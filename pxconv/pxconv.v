==> flow/design.v <==
module pxconv(
    input clk,
    input rst,
	input [15:0] axi_to_pxconv_data,
	input axi_to_pxconv_valid,
	input pixel_ack,
	output reg pxconv_to_axi_ready_to_rd,
	output reg [11:0] pxconv_to_axi_mst_length,
	output [3:0] pxconv_to_bram_we,
	output reg [31:0] pxconv_to_bram_data,
	output reg pxconv_to_bram_wr_en,
	output reg [31:0] pxconv_to_bram_addr,
	output busy,
	output reg wnd_in_bram
    );
	wire [15:0] px_low_red, px_low_blue, px_low_green;
	wire [17:0] px_low_grey;
	reg [23:0] px_cnt;
	reg [23:0] row_cnt;
	reg [23:0] px_cnt_d;
	reg [15:0] axi_to_pxconv_data_d;
	reg axi_to_pxconv_valid_d;
	assign px_low_red = (((axi_to_pxconv_data_d & 16'hf800) >> 11) << 3);
	assign px_low_blue = (((axi_to_pxconv_data_d & 16'h07e0) >> 5) << 2);
	assign px_low_green = ((axi_to_pxconv_data_d & 16'h001f) << 3);
	assign px_low_grey = (px_low_red + px_low_blue + px_low_green) / 3;
	assign pxconv_to_bram_we = 4'hf;
	assign busy = pxconv_to_bram_wr_en; 
	always@(posedge clk) begin
		if(rst) begin
			pxconv_to_bram_data <= 'h0;
			pxconv_to_bram_addr <= 'h1400;
			pxconv_to_bram_wr_en <= 1'b0;
			px_cnt <= 24'b0;
			px_cnt_d <= 24'b0;
			row_cnt <= 24'b0;
		end
		else begin
			axi_to_pxconv_data_d <= axi_to_pxconv_data;
			axi_to_pxconv_valid_d <= axi_to_pxconv_valid;
			px_cnt_d <= px_cnt;
			pxconv_to_bram_data <= {16'b0, px_low_grey[15:0]};
			if(axi_to_pxconv_valid) begin
				if(px_cnt == 24'h4B000) begin   
					px_cnt <= 24'h0;
				end
				else begin
					px_cnt <= px_cnt + 1;
				end
			end
			if(axi_to_pxconv_valid_d) begin
				pxconv_to_bram_wr_en <= 1'b1;
				if(px_cnt_d == 32'h4B000) begin
					px_cnt_d <= 24'b0;
				end
				else begin
					px_cnt_d <= px_cnt_d + 1;
				end
				if(pxconv_to_bram_addr == 'h1400) begin
					pxconv_to_bram_addr <= 'h0;
				end 
				else begin
					pxconv_to_bram_addr <= pxconv_to_bram_addr + 1;
				end
			end
			else begin
				pxconv_to_bram_wr_en <= 1'b0;
			end
		end
	end
	always@(posedge clk) begin
		if(rst) begin
			pxconv_to_axi_mst_length <= 11'h80;  
		end
		else begin
			if(px_cnt < 24'h1400) begin
				pxconv_to_axi_mst_length <= 11'h80;  
			end
			else begin
				pxconv_to_axi_mst_length <= 11'h80;  
			end
		end
	end
	always@(posedge clk) begin
		if(rst) begin
			pxconv_to_axi_ready_to_rd <= 1'b0;
			row_cnt <= 24'h0;
		end
		else begin
			if(px_cnt < 24'h13FF) begin  
				pxconv_to_axi_ready_to_rd <= 1'b1;
			end
			else begin
				if(pixel_ack) begin
					row_cnt <= row_cnt + 1;
					pxconv_to_axi_ready_to_rd <= 1'b1;
				end
				else begin
					pxconv_to_axi_ready_to_rd <= 1'b0;
				end
			end
		end
	end
	always@(posedge clk) begin
		if(rst) begin
			wnd_in_bram <= 1'b0;
		end
		else begin
			if(px_cnt_d >= 24'h1400) wnd_in_bram <= 1'b1;
			else wnd_in_bram <= 1'b0;
		end
	end
endmodule
---- Reports on pxconv ----
What the tools print for pxconv, step after step.
Lines are those of the file above, counted from 1.
The mark -- stands for no value.
inputs
  design top .............................. pxconv
  clock input ............................. clk
  cell library ............................ sky130hd
  timing corner ........................... tt_025C_1v80

---- After elaboration ----
Source: Yosys, flattened and elaborated, memories not mapped. Widths are those after wreduce; folded enables and synchronous resets count as part of the registers. Registers that Yosys merges into a memory's read port (data or address) are not register bits. Print and check cells do not count. Equal cells are merged and count once.
word-level totals
  register bits after elaboration ......... 132
  output and inout bits ................... 84
  cells after elaboration ................. 29
cells by class
  add/subtract/negate cells ............... 5
  div/mod/pow operators ................... 1
  order comparisons ....................... 2
  eq/ne operators ......................... 3
  multiplexer cells ....................... 8
operators with widths
  operator                                                                        count
  24-bit two-way mux                                                              3
  32-bit by 2-bit divider with 32-bit output with constant B                      1
  24-bit by 1-bit adder with 24-bit output with constant B                        2
  24-bit by 19-bit == test with 1-bit output with constant B                      2
  32-bit by 1-bit adder with 32-bit output with constant B                        1
  32-bit by 13-bit == test with 1-bit output with constant B                      1
  32-bit two-way mux                                                              1
  24-bit by 13-bit greater-or-equal comparator with 1-bit output with constant B  1
  24-bit by 13-bit less-than comparator with 1-bit output with constant B         1
  9-bit by 8-bit adder with 10-bit output                                         1
  8-bit by 8-bit adder with 9-bit output                                          1
  1-bit two-way mux                                                               4

---- Logic depth ----
Longest topological path by Yosys (ltp), each cell counted once; first at word level (registers and memories cut), then after technology mapping (sequential cells cut; the memories' decode and read muxes count).
logic depth
  depth in word-level cells ............... 3
  ABC_AREA ................................ 0
  depth in mapped cells ................... 29
  gate-level depth less buffers ........... 27

---- After synthesis ----
Yosys stat after the flow's synthesis: flattened, memories mapped to cells. It holds for the ABC_AREA given above (unset counts as 0); a run with the other value may have another netlist.
The area totals of this step are shown rounded.
cell types
  cell                       count  area in all (um2)
  sky130_fd_sc_hd__dfxtp_1   92     1.84E+03
  sky130_fd_sc_hd__edfxtp_1  17     510.49
  sky130_fd_sc_hd__xor2_1    50     437.92
  sky130_fd_sc_hd__nor2_1    110    412.896
  sky130_fd_sc_hd__buf_4     42     315.302
  sky130_fd_sc_hd__xnor2_1   27     236.477
  sky130_fd_sc_hd__nand2_1   54     202.694
  sky130_fd_sc_hd__a21oi_1   36     180.173
  sky130_fd_sc_hd__ha_1      13     162.656
  sky130_fd_sc_hd__nor2b_1   23     143.888
  sky130_fd_sc_hd__nand4_1   21     131.376
  sky130_fd_sc_hd__nand3_1   26     130.125
  sky130_fd_sc_hd__and3_1    20     125.12
  sky130_fd_sc_hd__fa_1      6      120.115
  sky130_fd_sc_hd__nor4_1    17     106.352
  sky130_fd_sc_hd__inv_1     23     86.333
  sky130_fd_sc_hd__o21ai_0   16     80.077
  sky130_fd_sc_hd__buf_6     5      56.304
Other cell types: 64; their cells: 132.
synthesis totals
  mapped cells ............................ 730
  chip area (Yosys) ....................... 6,300 um2
  area of sequential cells ................ 2,400 um2
  flip-flops .............................. 109
  buffer cells ............................ 67

---- Path before layout ----
OpenSTA on the mapped netlist: ideal clock, no wires. The path of least setup slack (recovery checks aside). Input and output delay are each 20% of the period. Register names are those of the netlist, which keeps one name where synthesis merged equal registers.
timing post-synthesis
  path kind ............................... register to register
  start ................................... reg axi_to_pxconv_data_d[1]
  end ..................................... reg pxconv_to_bram_data[0]
  period .................................. 7.85 ns
  library setup time ...................... 0.136 ns
  launch time at the first pin ............ 0.000 ns
  data arrival time ....................... 5.666 ns
  required time ........................... 7.714 ns
  path slack .............................. 2.048 ns
  delay of the path ....................... 5.802 ns
  driving pins on the path ................ 29
  period reached after synthesis .......... 5.802 ns
"delay of the path" is the arrival time less input delay plus setup time.
"driving pins on the path": output pins that drive a net of the path, with the launching flip-flop's if there is one; two outputs of one cell count as two.
"period reached after synthesis" is the clock period less the worst setup slack; recovery checks do not enter. This is arithmetic on one report: input and output delays are still those of the set period (20% each).
The rows between start and end are the longest chain of elaborated cells between them; the timing report does not say that the signal goes this way. Where chains are equally long, one stands for them.
A line is the first line of the expression or statement that the cell stems from. Yosys adds cells for indexed reads and writes and turns some case tables into memories.
on the way, post-synthesis
  cell sequence ........................... sky130_fd_sc_hd__edfxtp_1 sky130_fd_sc_hd__fa_1 sky130_fd_sc_hd__ha_1 sky130_fd_sc_hd__inv_1 sky130_fd_sc_hd__fa_1 sky130_fd_sc_hd__nor2b_4 sky130_fd_sc_hd__buf_6 sky130_fd_sc_hd__nor2_1 sky130_fd_sc_hd__o21ai_0 sky130_fd_sc_hd__xnor2_1 sky130_fd_sc_hd__ha_1 sky130_fd_sc_hd__o31a_2 sky130_fd_sc_hd__o21ai_2 sky130_fd_sc_hd__mux2i_1 sky130_fd_sc_hd__o32ai_1 sky130_fd_sc_hd__or2_1 sky130_fd_sc_hd__buf_4 sky130_fd_sc_hd__a22oi_1 sky130_fd_sc_hd__o211ai_1 sky130_fd_sc_hd__ha_1 sky130_fd_sc_hd__nor2_1 sky130_fd_sc_hd__nand2_1 sky130_fd_sc_hd__o22ai_1 sky130_fd_sc_hd__a32oi_1 sky130_fd_sc_hd__o211ai_1 sky130_fd_sc_hd__ha_1 sky130_fd_sc_hd__nand2_1 sky130_fd_sc_hd__nor4bb_1 sky130_fd_sc_hd__a221oi_2
  length of the longest elaborated chain .. 2
  elaborated cells between the ends (all ways) .. 2
  those cells by class .................... add/sub: 1; div: 1
RTL lines, path post-synthesis
  item                                        RTL line  text
  start: declaration                          21        reg [15:0] axi_to_pxconv_data_d;
  start: assignment                           39        axi_to_pxconv_data_d <= axi_to_pxconv_data;
  9-bit by 8-bit adder with 10-bit output     26        assign px_low_grey = (px_low_red + px_low_blue + px_low_green) / 3;
  32-bit by 2-bit divider with 32-bit output  26
  end: assignment                             31        pxconv_to_bram_data <= 'h0;
  end: assignment                             42        pxconv_to_bram_data <= {16'b0, px_low_grey[15:0]};
  end: declaration                            10        output reg [31:0] pxconv_to_bram_data,

---- Path in the finished layout ----
Path of least setup slack in the final report of run 1 (OpenROAD, finished layout, wires in). Where an end is a register, its clock arrival counts in the times.
timing after layout
  path kind ............................... register to register
  start ................................... reg axi_to_pxconv_data_d[12]
  end ..................................... reg pxconv_to_bram_data[0]
  period .................................. 6.44 ns
  library setup time ...................... 0.12 ns
  launch time at the first pin ............ 0.35 ns
  data arrival time ....................... 5.99 ns
  required time ........................... 6.67 ns
  path slack .............................. 0.69 ns
  driving pins on the path ................ 28
The rows between start and end are the longest chain of elaborated cells between them; the timing report does not say that the signal goes this way. Where chains are equally long, one stands for them.
on the way, after layout
  cell sequence ........................... sky130_fd_sc_hd__edfxtp_1 sky130_fd_sc_hd__fa_2 sky130_fd_sc_hd__ha_4 sky130_fd_sc_hd__inv_2 sky130_fd_sc_hd__fa_2 sky130_fd_sc_hd__nor2b_4 sky130_fd_sc_hd__buf_6 sky130_fd_sc_hd__nor2_4 sky130_fd_sc_hd__o21ai_2 sky130_fd_sc_hd__xnor2_1 sky130_fd_sc_hd__ha_1 sky130_fd_sc_hd__or2_2 sky130_fd_sc_hd__o311ai_0 sky130_fd_sc_hd__a22o_1 sky130_fd_sc_hd__o32ai_2 sky130_fd_sc_hd__buf_4 sky130_fd_sc_hd__nor2_4 sky130_fd_sc_hd__nand2b_1 sky130_fd_sc_hd__o211ai_1 sky130_fd_sc_hd__ha_2 sky130_fd_sc_hd__nor2_1 sky130_fd_sc_hd__a21oi_2 sky130_fd_sc_hd__o22a_2 sky130_fd_sc_hd__o211ai_1 sky130_fd_sc_hd__ha_2 sky130_fd_sc_hd__nand2_1 sky130_fd_sc_hd__nor4bb_4 sky130_fd_sc_hd__a221oi_2
  length of the longest elaborated chain .. 3
  elaborated cells between the ends (all ways) .. 3
  those cells by class .................... add/sub: 2; div: 1
RTL lines, path after layout
  item                                        RTL line  text
  start: declaration                          21        reg [15:0] axi_to_pxconv_data_d;
  start: assignment                           39        axi_to_pxconv_data_d <= axi_to_pxconv_data;
  8-bit by 8-bit adder with 9-bit output      26        assign px_low_grey = (px_low_red + px_low_blue + px_low_green) / 3;
  9-bit by 8-bit adder with 10-bit output     26
  32-bit by 2-bit divider with 32-bit output  26
  end: assignment                             31        pxconv_to_bram_data <= 'h0;
  end: assignment                             42        pxconv_to_bram_data <= {16'b0, px_low_grey[15:0]};
  end: declaration                            10        output reg [31:0] pxconv_to_bram_data,

Subject: flow runs of pxconv

Hi,

Module pxconv, platform sky130hd: 2 stored runs of the flow (Yosys, OpenROAD) with differing settings, in no particular order. Input and output delays are each 20% of the period that was set; the output load is 0.01 pF.
By "allowed time less slack (worst setup path)" is meant the share of the clock period that the worst setup path is allowed (20% is reserved at inputs, 20% at outputs), minus its slack. Clock arrival times at its registers enter into it.
"total power of the final layout" is the tool's figure for a default switching activity; nothing was simulated.
Values from the reports are rounded here.

======== run 1 ========
==> flow/run.sh <==
#!/bin/bash
# the make line also repeats the synthesis and layout settings of config.mk as NAME=value (left out here)
make -C /OpenROAD-flow-scripts/flow DESIGN_CONFIG=/design/flow/config.mk WORK_HOME=/design/flow/orfs CLKGATE_MAP_FILE= finish
==> flow/config.mk <==
export PLATFORM = sky130hd
export DESIGN_NAME = pxconv
export DESIGN_NICKNAME = pxconv
export VERILOG_FILES = /design/flow/design.v
export SDC_FILE = /design/flow/constraint.sdc
export NUM_CORES = 4
export LEC_CHECK = 0
export ABC_AREA = 0
export CAP_MARGIN = 20
export CELL_PAD_IN_SITES_DETAIL_PLACEMENT = 0
export CORE_ASPECT_RATIO = 0.85
export CORE_MARGIN = 10
export CORE_UTILIZATION = 50
export GPL_TIMING_DRIVEN = 0
export MAX_ROUTING_LAYER = met4
export PLACE_DENSITY_LB_ADDON = 0.1
export SETUP_SLACK_MARGIN = 1.51
export SLEW_MARGIN = 20
export TNS_END_PERCENT = 80
==> flow/constraint.sdc <==
create_clock -name core_clock -period 6.44 [get_ports {clk}]
set_input_delay 1.2880 -clock core_clock [delete_from_list [all_inputs] [get_ports {clk}]]
set_output_delay 1.2880 -clock core_clock [all_outputs]
set_load 0.01 [all_outputs]

-------- measured, run 1 --------
  chip area in the Yosys report ........... 6,300 um2
  setup slack of the critical path ........ 0.69 ns
  allowed time less slack (worst setup path) .. 5.75 ns
  class of the worst setup path ........... register to register
  total power of the final layout ......... 2,700 µW
  standard-cell area after routing ........ 7,900 um2
  full die area ........................... 18,000 um2

======== run 2 ========
==> flow/run.sh <==
#!/bin/bash
# the make line also repeats the synthesis and layout settings of config.mk as NAME=value (left out here)
make -C /OpenROAD-flow-scripts/flow DESIGN_CONFIG=/design/flow/config.mk WORK_HOME=/design/flow/orfs CLKGATE_MAP_FILE= finish
==> flow/config.mk <==
export PLATFORM = sky130hd
export DESIGN_NAME = pxconv
export DESIGN_NICKNAME = pxconv
export VERILOG_FILES = /design/flow/design.v
export SDC_FILE = /design/flow/constraint.sdc
export NUM_CORES = 4
export LEC_CHECK = 0
export ABC_AREA = 0
export CAP_MARGIN = 15
export CELL_PAD_IN_SITES_GLOBAL_PLACEMENT = 3
export CORE_MARGIN = 2
export CORE_UTILIZATION = 62
export CTS_CLUSTER_DIAMETER = 153
export CTS_CLUSTER_SIZE = 80
export GPL_ROUTABILITY_DRIVEN = 0
export GPL_TIMING_DRIVEN = 1
export SETUP_SLACK_MARGIN = 1.66
export SLEW_MARGIN = 40
==> flow/constraint.sdc <==
create_clock -name core_clock -period 7.07 [get_ports {clk}]
set_input_delay 1.4140 -clock core_clock [delete_from_list [all_inputs] [get_ports {clk}]]
set_output_delay 1.4140 -clock core_clock [all_outputs]
set_load 0.01 [all_outputs]

-------- run 2 --------
  not finished: placement ended with error GPL-0301

Regards
